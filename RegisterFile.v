==> flow/design.v <==
`timescale 1ns / 1ps
module RegisterFile(ReadRegister1, ReadRegister2, WriteRegister, WriteData, RegWrite, Clk, ReadData1, ReadData2, Reset,v0,
   v1
    );
    input [4:0] ReadRegister1;
    input [4:0] ReadRegister2;
    input [4:0] WriteRegister;
    input [31:0] WriteData;
    input RegWrite;
    input Clk;
    input Reset;
    integer i;
    reg [31:0] registers[31:0]; 
    output reg [31:0] ReadData1;
    output reg [31:0] ReadData2;
    output [31:0] v0;
    output [31:0] v1;
    initial begin
          for (i = 0; i < 32; i = i + 1) begin
                registers[i] <= 32'b0;
            end
        registers[29] <= 32'h00007FF0;  
    end
	always @(negedge Clk)begin 
	   ReadData1 <= registers[ReadRegister1]; 
	   ReadData2 <= registers[ReadRegister2]; 
	end
	always@ (posedge Clk)begin
        if (Reset) begin
            for (i = 0; i < 32; i = i + 1) begin
                registers[i] <= 32'b0;
            end
        end
	    else if(RegWrite == 1) begin 
	       registers[WriteRegister] <= WriteData;
	   end
	end
    assign v0 = registers[2];
    assign  v1 = registers[3];
endmodule
Step by step through the tools: RegisterFile --
What the tools print for RegisterFile, step after step. Line numbers count from 1 in the design file above. Cell names lack the library's common part. The mark -- stands for no value.
Design: top RegisterFile, clock input Clk, library sky130hd, timing corner tt_025C_1v80

Word-level counts --
Counts by Yosys on the flattened word-level netlist (proc, flatten, opt, wreduce; memories kept). Register bits leave out memories and registers merged into their read ports (data or address); mux counts leave out enables and synchronous resets folded into registers. Print and check cells are left out. Cells with the same type and inputs are merged into one. Memory sizes are those after Yosys's memory passes, which may raise the word count (mostly to a power of two), join words into wider ones and drop unused or constant bits.
Operators by class: muxes and demuxes 7
Operators with widths (count):
- two-way mux 32 bit | 2
- two-way mux 5 bit | 2
- two-way mux 1 bit | 3
Word-level totals: memories kept 1, cells after elaboration 8, output and inout bits 128, input bits 50, RAM bits 1024, flip-flop bits (word level) 0
Memories:
- registers | words 32, bits a word 32, line 13 | reg [31:0] registers[31:0];

Logic depth --
Yosys ltp: most cells in a row. Word level: on the elaborated netlist, between registers, memories and ports. Mapped: between sequential cells and ports; inverters and the memories' decode and read muxes count.
Logic depth: depth after elaboration 2, ABC_AREA 0, depth in mapped cells 8

Synthesis result --
Yosys stat after the flow's synthesis: flattened, memories mapped to cells. It holds for the ABC_AREA given above (unset counts as 0); a run with the other value may have another netlist. Totals and module areas in this step are rounded.
Synthesis totals: mapped area 0.05784 mm^2, cell count 4705, flip-flop cells 1088
Cells by type (count):
- edfxtp_1 | 1024
- mux2i_1 | 1024
- and2_1 | 1026
- a22oi_1 | 192
- dfxtp_1 | 64
- a22o_1 | 128
- nand3_1 | 193
- a21oi_1 | 192
- nand2_1 | 195
- clkbuf_1 | 186
- buf_6 | 51
- buf_4 | 66
- a31oi_1 | 64
- clkbuf_2 | 66
- nor3_1 | 64
- buf_2 | 55
- or2_2 | 34
- nor2_8 | 7
Not listed: further types 17, cells in them 74.

## Implementation results

Flow measurements of RegisterFile on sky130hd: 2 stored runs with different settings, listed in no order. Input and output delays are each 20% of the period that was set; the output load is 0.01 pF.
The measured numbers are rounded.

[flow run A] flow files
==> flow/run.sh <==
#!/bin/bash
# the make line also repeats the synthesis and layout settings of config.mk as NAME=value (left out here)
make -C /OpenROAD-flow-scripts/flow DESIGN_CONFIG=/design/flow/config.mk WORK_HOME=/design/flow/orfs CLKGATE_MAP_FILE= finish
==> flow/config.mk <==
export PLATFORM = sky130hd
export DESIGN_NAME = RegisterFile
export DESIGN_NICKNAME = RegisterFile
export VERILOG_FILES = /design/flow/design.v
export SDC_FILE = /design/flow/constraint.sdc
export NUM_CORES = 4
export LEC_CHECK = 0
export ABC_AREA = 0
export CAP_MARGIN = 20
export CELL_PAD_IN_SITES_DETAIL_PLACEMENT = 2
export CELL_PAD_IN_SITES_GLOBAL_PLACEMENT = 0
export CORE_MARGIN = 2
export CORE_UTILIZATION = 39
export PLACE_DENSITY = 0.41
export SETUP_SLACK_MARGIN = 0.63
export SLEW_MARGIN = 0
export TNS_END_PERCENT = 25
==> flow/constraint.sdc <==
create_clock -name core_clock -period 3.68 [get_ports {Clk}]
set_input_delay 0.7360 -clock core_clock [delete_from_list [all_inputs] [get_ports {Clk}]]
set_output_delay 0.7360 -clock core_clock [all_outputs]
set_load 0.01 [all_outputs]

[flow run A] result: sum of negative setup slack -8.474 ns; smallest setup slack -0.250 ns; die size 0.1514 mm^2; standard-cell area after layout 0.07402 mm^2; smallest hold slack 0.745 ns; chip area in the Yosys report 0.05784 mm^2

[flow run B] flow files
==> flow/run.sh <==
#!/bin/bash
# the make line also repeats the synthesis and layout settings of config.mk as NAME=value (left out here)
make -C /OpenROAD-flow-scripts/flow DESIGN_CONFIG=/design/flow/config.mk WORK_HOME=/design/flow/orfs CLKGATE_MAP_FILE= finish
==> flow/config.mk <==
export PLATFORM = sky130hd
export DESIGN_NAME = RegisterFile
export DESIGN_NICKNAME = RegisterFile
export VERILOG_FILES = /design/flow/design.v
export SDC_FILE = /design/flow/constraint.sdc
export NUM_CORES = 4
export LEC_CHECK = 0
export ABC_AREA = 0
export CAP_MARGIN = 20
export CELL_PAD_IN_SITES_GLOBAL_PLACEMENT = 2
export CORE_MARGIN = 2
export CORE_UTILIZATION = 45
export GPL_ROUTABILITY_DRIVEN = 1
export GPL_TIMING_DRIVEN = 0
export MAX_ROUTING_LAYER = met4
export PLACE_DENSITY = 0.79
export SLEW_MARGIN = 20
export TNS_END_PERCENT = 90
==> flow/constraint.sdc <==
create_clock -name core_clock -period 4.17 [get_ports {Clk}]
set_input_delay 0.8340 -clock core_clock [delete_from_list [all_inputs] [get_ports {Clk}]]
set_output_delay 0.8340 -clock core_clock [all_outputs]
set_load 0.01 [all_outputs]

[flow run B] result: sum of negative setup slack -1.375 ns; smallest setup slack -0.118 ns; die size 0.1314 mm^2; standard-cell area after layout 0.06716 mm^2; smallest hold slack 0.854 ns; chip area in the Yosys report 0.05784 mm^2
